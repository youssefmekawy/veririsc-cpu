==> flow/design.v <==
`default_nettype none
module memory #(parameter AWIDTH=5, 
                parameter DWIDTH=8)
(
    input wire [AWIDTH-1:0] addr ,
    input wire wr , rd , clk ,
    inout wire [DWIDTH-1 : 0] data 
);
reg [DWIDTH-1 : 0] array [(2**AWIDTH)-1 : 0] ;
always @(posedge clk) begin
    if (wr) 
        array[addr] = data;
end
assign data = rd?  array[addr] : 'bz;
endmodule
# Tool chain data of memory
# What the tools print for memory, step after step.
# Lines are those of the file above, counted from 1.
# Operators: Yosys type, input widths -> output width; for muxes data width and select width s.
setup:
  top_module: "memory"
  clock: "clk"
  library: "sky130hd"
  lib_corner: "tt_025C_1v80"

# Elaborated design
# Counts by Yosys on the flattened word-level netlist (proc, flatten, opt, wreduce; memories kept). Register bits leave out memories and registers merged into their read ports (data or address); mux counts leave out enables and synchronous resets folded into registers. Print and check cells are left out. Cells with the same type and inputs are merged into one.
# Memory sizes are those after Yosys's memory passes, which may raise the word count (mostly to a power of two), join words into wider ones and drop unused or constant bits.
op_classes:
  n_mux: 4
op_table:
  columns: ["op", "n"]
  rows:
  - ["$mux 8", 2]
  - ["$mux 5", 1]
  - ["$mux 1", 1]
bits:
  regBits: 0
  mem_bits_rw: 256
  memories: 1
memory_table:
  columns: ["name", "size", "word_bits", "read_ports", "wr", "line_no", "rtl"]
  rows:
  - ["array", 32, 8, 1, 1, 9, "reg [DWIDTH-1 : 0] array [(2**AWIDTH)-1 : 0] ;"]

# Logic depth
# Yosys ltp: most cells in a row. Word level: on the elaborated netlist, between registers, memories and ports. Mapped: between sequential cells and ports; inverters and the memories' decode and read muxes count.
logic_depth:
  depth_word: 2
  ABC_AREA: 0
  depth_mapped: 7
  depth_no_buf: 4

# Mapped cells and area
# Yosys stat after the flow's synthesis: flattened, memories mapped to cells. It holds for the ABC_AREA given above (unset counts as 0); a run with the other value may have another netlist.
# The area totals of this step are shown rounded.
by_type:
  columns: ["cell", "n", "area_total_um2"]
  rows:
  - ["sky130_fd_sc_hd__edfxtp_1", 256, 7.69E+03]
  - ["sky130_fd_sc_hd__mux2i_1", 128, 1.28E+03]
  - ["sky130_fd_sc_hd__o22ai_1", 63, 394.128]
  - ["sky130_fd_sc_hd__buf_2", 22, 110.106]
  - ["sky130_fd_sc_hd__nor2_1", 29, 108.854]
  - ["sky130_fd_sc_hd__nor4_1", 16, 100.096]
  - ["sky130_fd_sc_hd__nand4bb_1", 5, 56.304]
  - ["sky130_fd_sc_hd__or4b_1", 4, 40.038]
  - ["sky130_fd_sc_hd__nand2_1", 10, 37.536]
  - ["sky130_fd_sc_hd__nand4b_1", 4, 35.034]
  - ["sky130_fd_sc_hd__clkbuf_1", 8, 30.029]
  - ["sky130_fd_sc_hd__nand3b_1", 4, 30.029]
  - ["sky130_fd_sc_hd__or3b_2", 3, 26.275]
  - ["sky130_fd_sc_hd__buf_6", 2, 22.522]
  - ["sky130_fd_sc_hd__nor3_1", 4, 20.019]
  - ["sky130_fd_sc_hd__o22ai_2", 1, 12.512]
  - ["sky130_fd_sc_hd__or4bb_1", 1, 11.261]
  - ["sky130_fd_sc_hd__nand3_1", 2, 10.01]
# Other cell types: 5; their cells: 6.
mapped:
  mapped_cells: 568
  synth_area_um2: 10050
  flip_flops: 256
  buf_cells: 35

# Timing after synthesis
# OpenSTA on the mapped netlist: ideal clock, no wires. The path of least setup slack (recovery checks aside). Input and output delay are each 20% of the period. Register names are those of the netlist, which keeps one name where synthesis merged equal registers.
synth_timing:
  path_type: "input to output"
  startpoint: "input port addr[1]"
  endpoint: "output port data[1]"
  clock_period_ns: 2.74
  input_delay_ns: 0.548
  launch_ns: 0.548
  arrival_time_ns: 2.095
  required_time_ns: 2.192
  slack_ns: 0.097
  delay_ns: 1.547
  stages: 7
  n_path_buf: 3
  period_less_setup_slack_ns: 2.643
# "delay_ns" is the arrival time less input delay plus setup time.
# A path that ends at an output port has no setup time.
# "stages" counts driving pins, that of a launching flip-flop among them; a cell with two outputs on the path counts twice.
# "period_less_setup_slack_ns" = period - worst setup slack (recovery checks aside). The figure is calculated, with input and output delays left at 20% of the set period.
# The rows between start and end are the longest chain of elaborated cells between them; the timing report does not say that the signal goes this way. Where chains are equally long, one stands for them.
# A line is the first line of the expression or statement that the cell stems from. Yosys adds cells for indexed reads and writes and turns some case tables into memories.
# The chain passes a memory read, where the word-level depth is cut; so it can be longer than that depth.
synth_between:
  cell_sequence: "sky130_fd_sc_hd__clkbuf_1 > sky130_fd_sc_hd__buf_2 > sky130_fd_sc_hd__buf_2 > sky130_fd_sc_hd__mux2i_1 > sky130_fd_sc_hd__o22ai_1 > sky130_fd_sc_hd__nor4_1 > sky130_fd_sc_hd__nand2_1"
  elab_chain_len: 2
synth_lines:
  columns: ["item", "line_no", "rtl"]
  rows:
  - ["start, declared", 5, "input wire [AWIDTH-1:0] addr ,"]
  - ["$mem_v2 32x8", 9, "reg [DWIDTH-1 : 0] array [(2**AWIDTH)-1 : 0] ;"]
  - ["$mux 8", 14, "assign data = rd?  array[addr] : 'bz;"]
  - ["end, declared", 7, "inout wire [DWIDTH-1 : 0] data"]

# Timing after layout
# From the final timing report of entry B: the path of least setup slack in the routed layout; clock arrival at registers is part of the times.
layout_timing:
  path_type: "input to output"
  startpoint: "input port addr[3]"
  endpoint: "output port data[4]"
  clock_period_ns: 3.16
  input_delay_ns: 0.63
  launch_ns: 0.63
  arrival_time_ns: 2.50
  required_time_ns: 2.53
  slack_ns: 0.03
  stages: 9
  n_path_buf: 5
# The rows between start and end are the longest chain of elaborated cells between them; the timing report does not say that the signal goes this way. Where chains are equally long, one stands for them.
# The chain passes a memory read, where the word-level depth is cut; so it can be longer than that depth.
layout_between:
  cell_sequence: "sky130_fd_sc_hd__dlygate4sd2_1 > sky130_fd_sc_hd__buf_12 > sky130_fd_sc_hd__buf_4 > sky130_fd_sc_hd__nand4b_1 > sky130_fd_sc_hd__buf_4 > sky130_fd_sc_hd__o22ai_2 > sky130_fd_sc_hd__nor4_4 > sky130_fd_sc_hd__nand2_1 > sky130_fd_sc_hd__buf_6"
  elab_chain_len: 2
layout_lines:
  columns: ["item", "line_no", "rtl"]
  rows:
  - ["start, declared", 5, "input wire [AWIDTH-1:0] addr ,"]
  - ["$mem_v2 32x8", 9, "reg [DWIDTH-1 : 0] array [(2**AWIDTH)-1 : 0] ;"]
  - ["$mux 8", 14, "assign data = rd?  array[addr] : 'bz;"]
  - ["end, declared", 7, "inout wire [DWIDTH-1 : 0] data"]

# Record of 2 stored runs of the RTL-to-layout flow on memory, platform sky130hd. The runs are unordered. Constraints: input delay and output delay 20% of the set period each, output load 0.01 pF.
# "critical_path_time_ns" is the time allowed to the run's worst setup path (the clock period less input and output delay, where it has them) less its slack. Clock arrival times count: a late capture clock shortens it, a late launch clock lengthens it.
# Results are given in rounded form.
runs:
  - name: "entry A"
    settings:
      period_ns: 3.23
      CORE_UTILIZATION: 72
      SETUP_SLACK_MARGIN: 0.74
      PLACE_DENSITY: 0.69
      CELL_PAD_IN_SITES_DETAIL_PLACEMENT: 1
      CTS_CLUSTER_DIAMETER: 75
      CAP_MARGIN: 25
      MIN_ROUTING_LAYER: "met1"
      CORE_MARGIN: 2
      SLEW_MARGIN: 20
    outcome: "no final report: placement broke off with DPL-0033"
  - name: "entry B"
    settings:
      period_ns: 3.16
      CORE_UTILIZATION: 16
      CAP_MARGIN: 20
      CORE_MARGIN: 2
      SLEW_MARGIN: 20
    results:
      critical_path_time_ns: 1.87
      worstPathKind: "input to output"
      stdcell_area_um2: 13110
      dieArea_um2: 64810
      worst_setup_slack_ns: 0.029
      synthesis_area_um2: 10050
      layout_utilization_pct: 21.2
